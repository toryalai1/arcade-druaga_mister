==> flow/design.v <==
module IOCTRL( CLK, UPDATE, RESET, ENABLE, WR, ADRS, IN, OUT,
    STKTRG12,    
    CSTART12,    
    DIPSW,
    IsMOTOS,
    MODEL );
 input          CLK;
 input          UPDATE;
 input          RESET;
 input          ENABLE;
 input          WR;
 input  [5:0]   ADRS;
 input  [7:0]   IN;
 output [7:0]   OUT;
 input  [11:0]  STKTRG12;        
 input  [2:0]   CSTART12;        
 input  [23:0]  DIPSW;           
 output         IsMOTOS;
 input  [2:0]   MODEL;
reg     [3:0]   mema[0:15];
reg     [3:0]   memb[0:15];
reg     [3:0]   memc[0:31];
reg     [3:0]   outr;
reg     [7:0]   credits;
reg     [7:0]   credit_add, credit_sub;
reg     [9:0]   pSTKTRG12;
reg     [2:0]   pCSTART12;
reg             bUpdate;
reg             bIOMode;
parameter [2:0] SUPERPAC=3'd5;
assign  OUT = { 4'b1111, outr };
assign  IsMOTOS = bIOMode;
wire      [11:0]   iSTKTRG12 = ( STKTRG12 ^ pSTKTRG12 ) & STKTRG12;
wire      [ 2:0]   iCSTART12 = ( CSTART12 ^ pCSTART12 ) & CSTART12;
wire        [3:0]   CREDIT_ONES, CREDIT_TENS;
BCDCONV creditsBCD( credits, CREDIT_ONES, CREDIT_TENS );
always @ ( posedge CLK ) begin
    if ( ENABLE ) begin
        if ( ADRS[5] )  begin
            if ( WR ) memc[ADRS[4:0]] <= IN;
            outr <= memc[ADRS[4:0]];
        end else if ( ADRS[4] ) begin
            if ( WR ) memb[ADRS[3:0]] <= IN;
            outr <= memb[ADRS[3:0]];
        end else begin
            if ( WR ) mema[ADRS[3:0]] <= IN;
            outr <= mema[ADRS[3:0]];
        end
    end
    if ( RESET ) begin
        pCSTART12  <= 0;
        pSTKTRG12  <= 0;
        bUpdate    <= 0;
        bIOMode    <= 0;
        credits    <= 0;
    end else begin
        if ( UPDATE & (~bUpdate) ) begin
            if ( mema[4'h8] == 4'h8 || MODEL==SUPERPAC )
                bIOMode <= 1'b1;        
            if ( bIOMode ) begin
	case ( mema[4'h8] )
		4'h1: begin
			mema[4'h0] <= { 3'd0, CSTART12[2] };
			mema[4'h1] <= STKTRG12[3:0];
			mema[4'h2] <= STKTRG12[9:6];
			mema[4'h3] <= { CSTART12[1], CSTART12[0], STKTRG12[10], STKTRG12[4] };
			mema[4'h4] <= STKTRG12[9:6];
			mema[4'h5] <= STKTRG12[9:6];
			mema[4'h6] <= STKTRG12[9:6];
			mema[4'h7] <= STKTRG12[9:6];
			mema[4'h9] <= 0;
		end
		4'h4: begin
			credit_add = 0;
			credit_sub = 0;
			if ( iCSTART12[2] & ( credits < 99 ) ) begin
				credit_add = 8'h01;
				credits = credits + 1;
			end
			if ( mema[4'h9] == 0 ) begin
				if ( ( credits >= 2 ) && iCSTART12[1] ) begin
					credit_sub = 8'h02;
					credits = credits - 2;
				end else if ( ( credits >= 1 ) && iCSTART12[0] ) begin
					credit_sub = 8'h01;
					credits = credits - 1;
				end
			end
			mema[4'h0] <= credit_add;
			mema[4'h1] <= credit_sub | {7'd0,CSTART12[0]};
			mema[4'h2] <= CREDIT_TENS;
			mema[4'h3] <= CREDIT_ONES;
			mema[4'h4] <= STKTRG12[3:0];
			mema[4'h5] <= { CSTART12[0], iCSTART12[0], STKTRG12[4], iSTKTRG12[4] };
			mema[4'h6] <= STKTRG12[9:6];
			mema[4'h7] <= { CSTART12[1], iCSTART12[1], STKTRG12[10], iSTKTRG12[10] };
		end
		4'h8: begin	 
			mema[4'h0] <= 4'h6;
			mema[4'h1] <= 4'h9;
		end
		default:;
	endcase
	case ( memb[4'h8] )
		4'h8: begin
			memb[4'h0] <= 4'h6;
			memb[4'h1] <= 4'h9;
		end
		4'h3: begin
			memb[4'h0] <= 4'h0;
			memb[4'h1] <= 4'h0;
			memb[4'h2] <= 4'h0;
			memb[4'h3] <= 4'h0;
			memb[4'h4] <= DIPSW[3:0];
			memb[4'h5] <= DIPSW[23:20];
			memb[4'h6] <= DIPSW[19:16];
			memb[4'h7] <= DIPSW[15:12];
		end
		4'h9: begin
			memb[4'h0] <= DIPSW[19:16];      
			memb[4'h1] <= DIPSW[23:20];      
			memb[4'h2] <= DIPSW[3:0];        
			memb[4'h3] <= DIPSW[3:0];        
			memb[4'h4] <= DIPSW[7:4];        
			memb[4'h5] <= 4'h0;
			memb[4'h6] <= DIPSW[15:12];      
			memb[4'h7] <= 4'h0;
		end
		default:;
	endcase
            end
            else begin
		case ( mema[4'h8] )
		4'h1,4'h3: begin
			credit_add = 0;
			credit_sub = 0;
			if ( iCSTART12[2] & ( credits < 99 ) ) begin
				credit_add = 8'h01;
				credits = credits + 1;
			end
			if ( mema[4'h9] == 0 ) begin
				if ( ( credits >= 2 ) & iCSTART12[1] ) begin
					credit_sub = 8'h02;
					credits = credits - 2;
				end else if ( ( credits >= 1 ) & iCSTART12[0] ) begin
					credit_sub = 8'h01;
					credits = credits - 1;
				end
			end
			mema[4'h0] <= credit_add;
			mema[4'h1] <= credit_sub | {7'd0,CSTART12[0]};
			mema[4'h2] <= CREDIT_TENS;
			mema[4'h3] <= CREDIT_ONES;
			mema[4'h4] <= STKTRG12[3:0]; 
			mema[4'h5] <= { CSTART12[0], iCSTART12[0], STKTRG12[4], iSTKTRG12[4] };
			mema[4'h6] <= STKTRG12[9:6];				
			mema[4'h7] <= { CSTART12[1], iCSTART12[1], STKTRG12[10], iSTKTRG12[10] };
		end
		4'h4: begin
			mema[4'h0] <= 0;
			mema[4'h1] <= 0;
			mema[4'h2] <= 0;
			mema[4'h3] <= 0;
			mema[4'h4] <= 0;
			mema[4'h5] <= 0;
			mema[4'h6] <= { CSTART12[1], CSTART12[0], 2'b00 };
			mema[4'h7] <= { CSTART12[1], CSTART12[0], 2'b00 };
		end
		4'h5: begin
			mema[4'h0] <= 4'h0;
			mema[4'h1] <= 4'h8; 
			mema[4'h2] <= 4'h4; 
			mema[4'h3] <= 4'h6; 
			mema[4'h4] <= 4'hE; 
			mema[4'h5] <= 4'hD; 
			mema[4'h6] <= 4'h9; 
			mema[4'h7] <= 4'hD; 
		end
		default:;
		endcase
		case ( memb[4'h8] )
		4'h1,4'h3: begin
			memb[4'h0] <= 0;
			memb[4'h1] <= 0;
			memb[4'h2] <= 0;
			memb[4'h3] <= 0;
			memb[4'h4] <= 0;
			memb[4'h5] <= 0;
			memb[4'h6] <= 0;
			memb[4'h7] <= 0;
		end
		4'h4: begin
			memb[4'h0] <= DIPSW[11: 8];										 
			memb[4'h1] <= DIPSW[15:12];
			memb[4'h2] <= DIPSW[ 3: 0];										 
			memb[4'h4] <= DIPSW[ 7: 4];
			memb[4'h5] <={DIPSW[15:14],STKTRG12[ 5],iSTKTRG12[ 5]};	 
			memb[4'h6] <= DIPSW[23:20];										 
			memb[4'h7] <={DIPSW[19:18],STKTRG12[11],iSTKTRG12[11]};	 
			memb[4'h3] <= 0;
		end
		4'h5: begin
			memb[4'h0] <= 4'h0;
			memb[4'h1] <= 4'h8; 
			memb[4'h2] <= 4'h4; 
			memb[4'h3] <= 4'h6; 
			memb[4'h4] <= 4'hE; 
			memb[4'h5] <= 4'hD; 
			memb[4'h6] <= 4'h9; 
			memb[4'h7] <= 4'hD; 
		end
		default:;
		endcase
            end
            pCSTART12 <= CSTART12;
            pSTKTRG12 <= STKTRG12;
        end
        bUpdate <= UPDATE;
    end
end
endmodule
module add3(in,out);
input [3:0] in;
output [3:0] out;
reg [3:0] out;
always @ (in)
    case (in)
    4'b0000: out <= 4'b0000;
    4'b0001: out <= 4'b0001;
    4'b0010: out <= 4'b0010;
    4'b0011: out <= 4'b0011;
    4'b0100: out <= 4'b0100;
    4'b0101: out <= 4'b1000;
    4'b0110: out <= 4'b1001;
    4'b0111: out <= 4'b1010;
    4'b1000: out <= 4'b1011;
    4'b1001: out <= 4'b1100;
    default: out <= 4'b0000;
    endcase
endmodule
module BCDCONV(A,ONES,TENS);
input  [7:0] A;
output [3:0] ONES, TENS;
wire   [3:0] c1,c2,c3,c4,c5,c6,c7;
wire   [3:0] d1,d2,d3,d4,d5,d6,d7;
assign d1 = {1'b0,A[7:5]};
assign d2 = {c1[2:0],A[4]};
assign d3 = {c2[2:0],A[3]};
assign d4 = {c3[2:0],A[2]};
assign d5 = {c4[2:0],A[1]};
assign d6 = {1'b0,c1[3],c2[3],c3[3]};
assign d7 = {c6[2:0],c4[3]};
add3 m1(d1,c1);
add3 m2(d2,c2);
add3 m3(d3,c3);
add3 m4(d4,c4);
add3 m5(d5,c5);
add3 m6(d6,c6);
add3 m7(d7,c7);
assign ONES = {c5[2:0],A[0]};
assign TENS = {c7[2:0],c5[3]};
endmodule
# Reports on IOCTRL

Tool output for the design above, in the order of the flow.
Lines are those of the file above, counted from 1.
Operators: Yosys type, input widths -> output width; for muxes data width and select width s.
Library cell names are shortened.
The mark -- stands for no value.

Design top: IOCTRL
Clock input: CLK
Cell library: sky130hd
Timing corner: tt_025C_1v80

# Word-level counts

Source: Yosys, flattened and elaborated, memories not mapped. Widths are those after wreduce. Print and check cells do not count.
Memory sizes are those after Yosys's memory passes, which may raise the word count (mostly to a power of two), join words into wider ones and drop unused or constant bits.

$add $sub $neg: 5
Magnitude comparators: 5
Eq/ne operators: 13
Multiplexer cells: 320
Bitwise gates (word level): 71
Reductions and logical operators: 9

Operators with widths:

| kind                | count |
| $mux 4              | 236 |
| $mux 8              | 18 |
| $or 1x1->1          | 60 |
| $mux 1              | 59 |
| $eq 4x3->1 const B  | 4 |
| $sub 8x1->8 const B | 2 |
| $ge 8x1->1 const B  | 2 |
| $sub 8x2->8 const B | 2 |
| $ge 8x2->1 const B  | 2 |
| $mux 5              | 3 |
| $xor 12x10->12      | 1 |
| $and 12x12->12      | 1 |
| $eq 4x4->1 const B  | 3 |
| $eq 4x1->1 const B  | 2 |
| $or 4x1->4          | 2 |
| $eq 4x2->1 const B  | 2 |
| $add 8x1->8 const B | 1 |
| $lt 8x7->1 const B  | 1 |
| $mux 2              | 4 |
| $and 1x1->1         | 4 |
| $reduce_or 2->1     | 2 |
| $logic_not 4->1     | 1 |
| $eq 3x3->1 const B  | 1 |
| $and 3x3->3         | 1 |
| $xor 3x3->3         | 1 |
| $reduce_and 3->1    | 1 |
| $logic_and 1x1->1   | 2 |
| $ne 2x1->1 const B  | 1 |

Other operator kinds: 4; their cells: 4.

Flip-flop bits (word level): 27
RAM bits: 256
Bits in read-only memories: 448
Memories kept: 10
Input bits: 61
Output and inout port bits: 9

Memories:

| name            | depth | bits a word | RTL line | source |
| memc            | 32    | 4           | 22       | `reg     [3:0]   memc[0:31];` |
| (no name shown) | 16    | 4           | 227      | `case (in)` |
| (no name shown) | 16    | 4           | 227      |  |
| (no name shown) | 16    | 4           | 227      |  |
| (no name shown) | 16    | 4           | 227      |  |
| (no name shown) | 16    | 4           | 227      |  |

Further memories, not shown: 4.

# Longest topological paths

Depth = most cells in a row (Yosys ltp): at word level without a register or memory, in the mapped netlist without a sequential cell, where the memories' decode and read muxes count.

Depth in word-level cells: 26
ABC_AREA: 0
Gate-level depth with buffers: 13

# Synthesis result

The flow's flattened synthesis, as Yosys stat reports it; memories are mapped. The netlist is that of the ABC_AREA named above (0 if unset); the other value can give another one.

Cells in the netlist: 982
Cell area after synthesis: 13455.4 um^2
Mapped flip-flops: 279
Buffers: 61

Cells by type:

| cell type | count | area in all (um^2) |
| edfxtp_1  | 254   | 7.63E+03 |
| mux4_2    | 84    | 1.89E+03 |
| dfxtp_1   | 25    | 500.48 |
| nand2_1   | 94    | 352.838 |
| nor2_1    | 91    | 341.578 |
| o21ai_0   | 65    | 325.312 |
| a21oi_1   | 55    | 275.264 |
| clkbuf_1  | 43    | 161.405 |
| nand2b_1  | 19    | 118.864 |
| a22oi_1   | 13    | 97.594 |
| nor2b_1   | 15    | 93.84 |
| nand3_1   | 17    | 85.082 |
| mux2i_1   | 8     | 80.077 |
| ha_1      | 6     | 75.072 |
| nor3b_1   | 9     | 67.565 |
| nor4_1    | 10    | 62.56 |
| nor3_1    | 12    | 60.058 |
| a21o_1    | 7     | 52.55 |

Not listed: further types 60, cells in them 155.
By module: a second synthesis without flattening, with its own total; a netlist apart from the flattened one above.

Cell total of the unflattened synthesis: 1001
Area total of the unflattened synthesis: 13631.8 um^2

Each row is one instance without its submodules.

Modules:

| module  | times used | cells | area (um^2) | seq. area (um^2) |
| IOCTRL  | 1          | 908   | 12937.4     | 8047.7 |
| add3    | 7          | 13    | 97.6        | 0.0 |
| BCDCONV | 1          | 2     | 11.3        | 0.0 |

# Path before layout

Path of least setup slack by OpenSTA after synthesis, without wires, with an ideal clock, recovery checks aside; 20% of the period is set as input and as output delay. Where synthesis merged equal registers, the netlist keeps one of their names.

Kind: input-to-reg
Start point: input CSTART12[2]
End point: register (no name shown)
Period: 3550 ps
Arrival: 3336 ps
Data required time: 3429 ps
Setup slack: 93 ps
Path delay: 2747 ps
Stages on the path: 8
Path buffers: 0
Synthesis period reached: 3457 ps

"path delay" is the arrival time less input delay plus setup time.
"stages on the path" counts driving pins, that of a launching flip-flop among them; a cell with two outputs on the path counts twice.
"synthesis period reached" is the clock period less the worst setup slack; recovery checks do not enter. This is arithmetic on one report: input and output delays are still those of the set period (20% each).
The rows between start and end are the longest chain of elaborated cells between them; the timing report does not say that the signal goes this way. Where chains are equally long, one stands for them.
A line is the first line of the expression or statement that the cell stems from. Yosys adds cells for indexed reads and writes and turns some case tables into memories.

Cells stage by stage: or3b_4 > nor4_4 > mux2i_1 > o41a_1 > a21oi_2 > or4_4 > and3b_1 > mux2_2
Length of the longest elaborated chain: 17
Elaborated cells on any way between the ends: 35
Those cells by class: 4 x add/sub; 4 x compare; 20 x mux; 5 x logic; 2 x reduce/logical

RTL lines, path post-synthesis:

| element            | RTL line | source |
| start: declaration | 16       | `input  [2:0]   CSTART12;` |
| $xor 3x3->3        | 34       | `wire      [ 2:0]   iCSTART12 = ( CSTART12 ^ pCSTART12 ) & CSTART12;` |
| $and 3x3->3        | 34       |  |
| $and 1x1->1        | 137      | `if ( iCSTART12[2] & ( credits < 99 ) ) begin` |
| $mux 8             | 137      |  |
| $mux 8             | 133      | `case ( mema[4'h8] )` |
| $mux 8             | 60       | `if ( bIOMode ) begin` |
| $mux 8             | 57       | `if ( UPDATE & (~bUpdate) ) begin` |
| [2 not listed]     | --       |  |
| $and 1x1->1        | 145      | `end else if ( ( credits >= 1 ) & iCSTART12[0] ) begin` |
| $mux 8             | 145      |  |
| $mux 8             | 142      | `if ( ( credits >= 2 ) & iCSTART12[1] ) begin` |
| $mux 8             | 141      | `if ( mema[4'h9] == 0 ) begin` |
| $mux 8             | 133      |  |
| $mux 8             | 60       |  |
| $mux 4 x2          | --       |  |

# Timing after layout

From the final timing report of flow run 1: the path of least setup slack in the routed layout; clock arrival at registers is part of the times.
The report prints the path's times to 10 ps; the period is as set.

Kind: input-to-reg
Start point: input CSTART12[2]
End point: register (no name shown)
Period: 6410 ps
Arrival: 4970 ps
Data required time: 6830 ps
Setup slack: 1860 ps
Stages on the path: 9
Path buffers: 1

The rows between start and end are the longest chain of elaborated cells between them; the timing report does not say that the signal goes this way. Where chains are equally long, one stands for them.

Cells stage by stage: clkdlybuf4s50_1 > or3b_4 > nor4_4 > mux2i_1 > o41a_1 > a21oi_2 > or4_4 > and3b_1 > mux2_2
Length of the longest elaborated chain: 17
Elaborated cells on any way between the ends: 35
Those cells by class: 4 x add/sub; 4 x compare; 20 x mux; 5 x logic; 2 x reduce/logical

RTL lines, path after layout:

| element            | RTL line | source |
| start: declaration | 16       | `input  [2:0]   CSTART12;` |
| $xor 3x3->3        | 34       | `wire      [ 2:0]   iCSTART12 = ( CSTART12 ^ pCSTART12 ) & CSTART12;` |
| $and 3x3->3        | 34       |  |
| $and 1x1->1        | 137      | `if ( iCSTART12[2] & ( credits < 99 ) ) begin` |
| $mux 8             | 137      |  |
| $mux 8             | 133      | `case ( mema[4'h8] )` |
| $mux 8             | 60       | `if ( bIOMode ) begin` |
| $mux 8             | 57       | `if ( UPDATE & (~bUpdate) ) begin` |
| [2 not listed]     | --       |  |
| $and 1x1->1        | 145      | `end else if ( ( credits >= 1 ) & iCSTART12[0] ) begin` |
| $mux 8             | 145      |  |
| $mux 8             | 142      | `if ( ( credits >= 2 ) & iCSTART12[1] ) begin` |
| $mux 8             | 141      | `if ( mema[4'h9] == 0 ) begin` |
| $mux 8             | 133      |  |
| $mux 8             | 60       |  |
| $mux 4 x2          | --       |  |

Subject: flow runs of IOCTRL

Hi,

Module IOCTRL, platform sky130hd: 2 stored runs of the flow (Yosys, OpenROAD) with differing settings, in no particular order. Input and output delays are each 20% of the period that was set; the output load is 0.01 pF.
"time used up by the worst setup path" = time allowed to the worst setup path (clock period - input delay - output delay, where it has them) - its slack; a late launch clock adds to it, a late capture clock takes from it.
"total power after layout": no workload was simulated; the value follows from the tool's default switching activity.
"time used up by the worst setup path" is given in steps of 10 ps.
A setting shown as n/a is not set for that run.

| setting or result                         | flow run 1   | flow run 2 |
| period_ns                                 | 6.41         | 2.76       |
| CORE_UTILIZATION                          | 30           | 66         |
| SETUP_SLACK_MARGIN                        | -0.04        | 0.78       |
| PLACE_DENSITY                             | 0.39         | n/a        |
| GPL_TIMING_DRIVEN                         | 0            | 0          |
| MAX_ROUTING_LAYER                         | met5         | n/a        |
| CAP_MARGIN                                | 20           | 20         |
| CORE_MARGIN                               | 2            | 2          |
| SLEW_MARGIN                               | 20           | 20         |
| HOLD_SLACK_MARGIN                         | n/a          | 0.01       |
| CELL_PAD_IN_SITES_GLOBAL_PLACEMENT        | n/a          | 0          |
| ABC_AREA                                  | n/a          | 1          |
| MIN_ROUTING_LAYER                         | n/a          | met1       |
| post-synthesis cell area (um^2)           | 13455.4      | 13077.5    |
| setup slack of the critical path (ps)     | 1856         | 277        |
| worst hold slack in the final report (ps) | 458          | 263        |
| utilization in the final report (%)       | 36.0         | 91.2       |
| total power after layout (W)              | 0.00426      | 0.009916   |
| final setup TNS (ps)                      | 0            | 0          |
| die area (um^2)                           | 46561.0      | 20956.9    |
| time used up by the worst setup path (ps) | 3270         | 2480       |
| critical path type                        | input-to-reg | reg-to-reg |

Regards
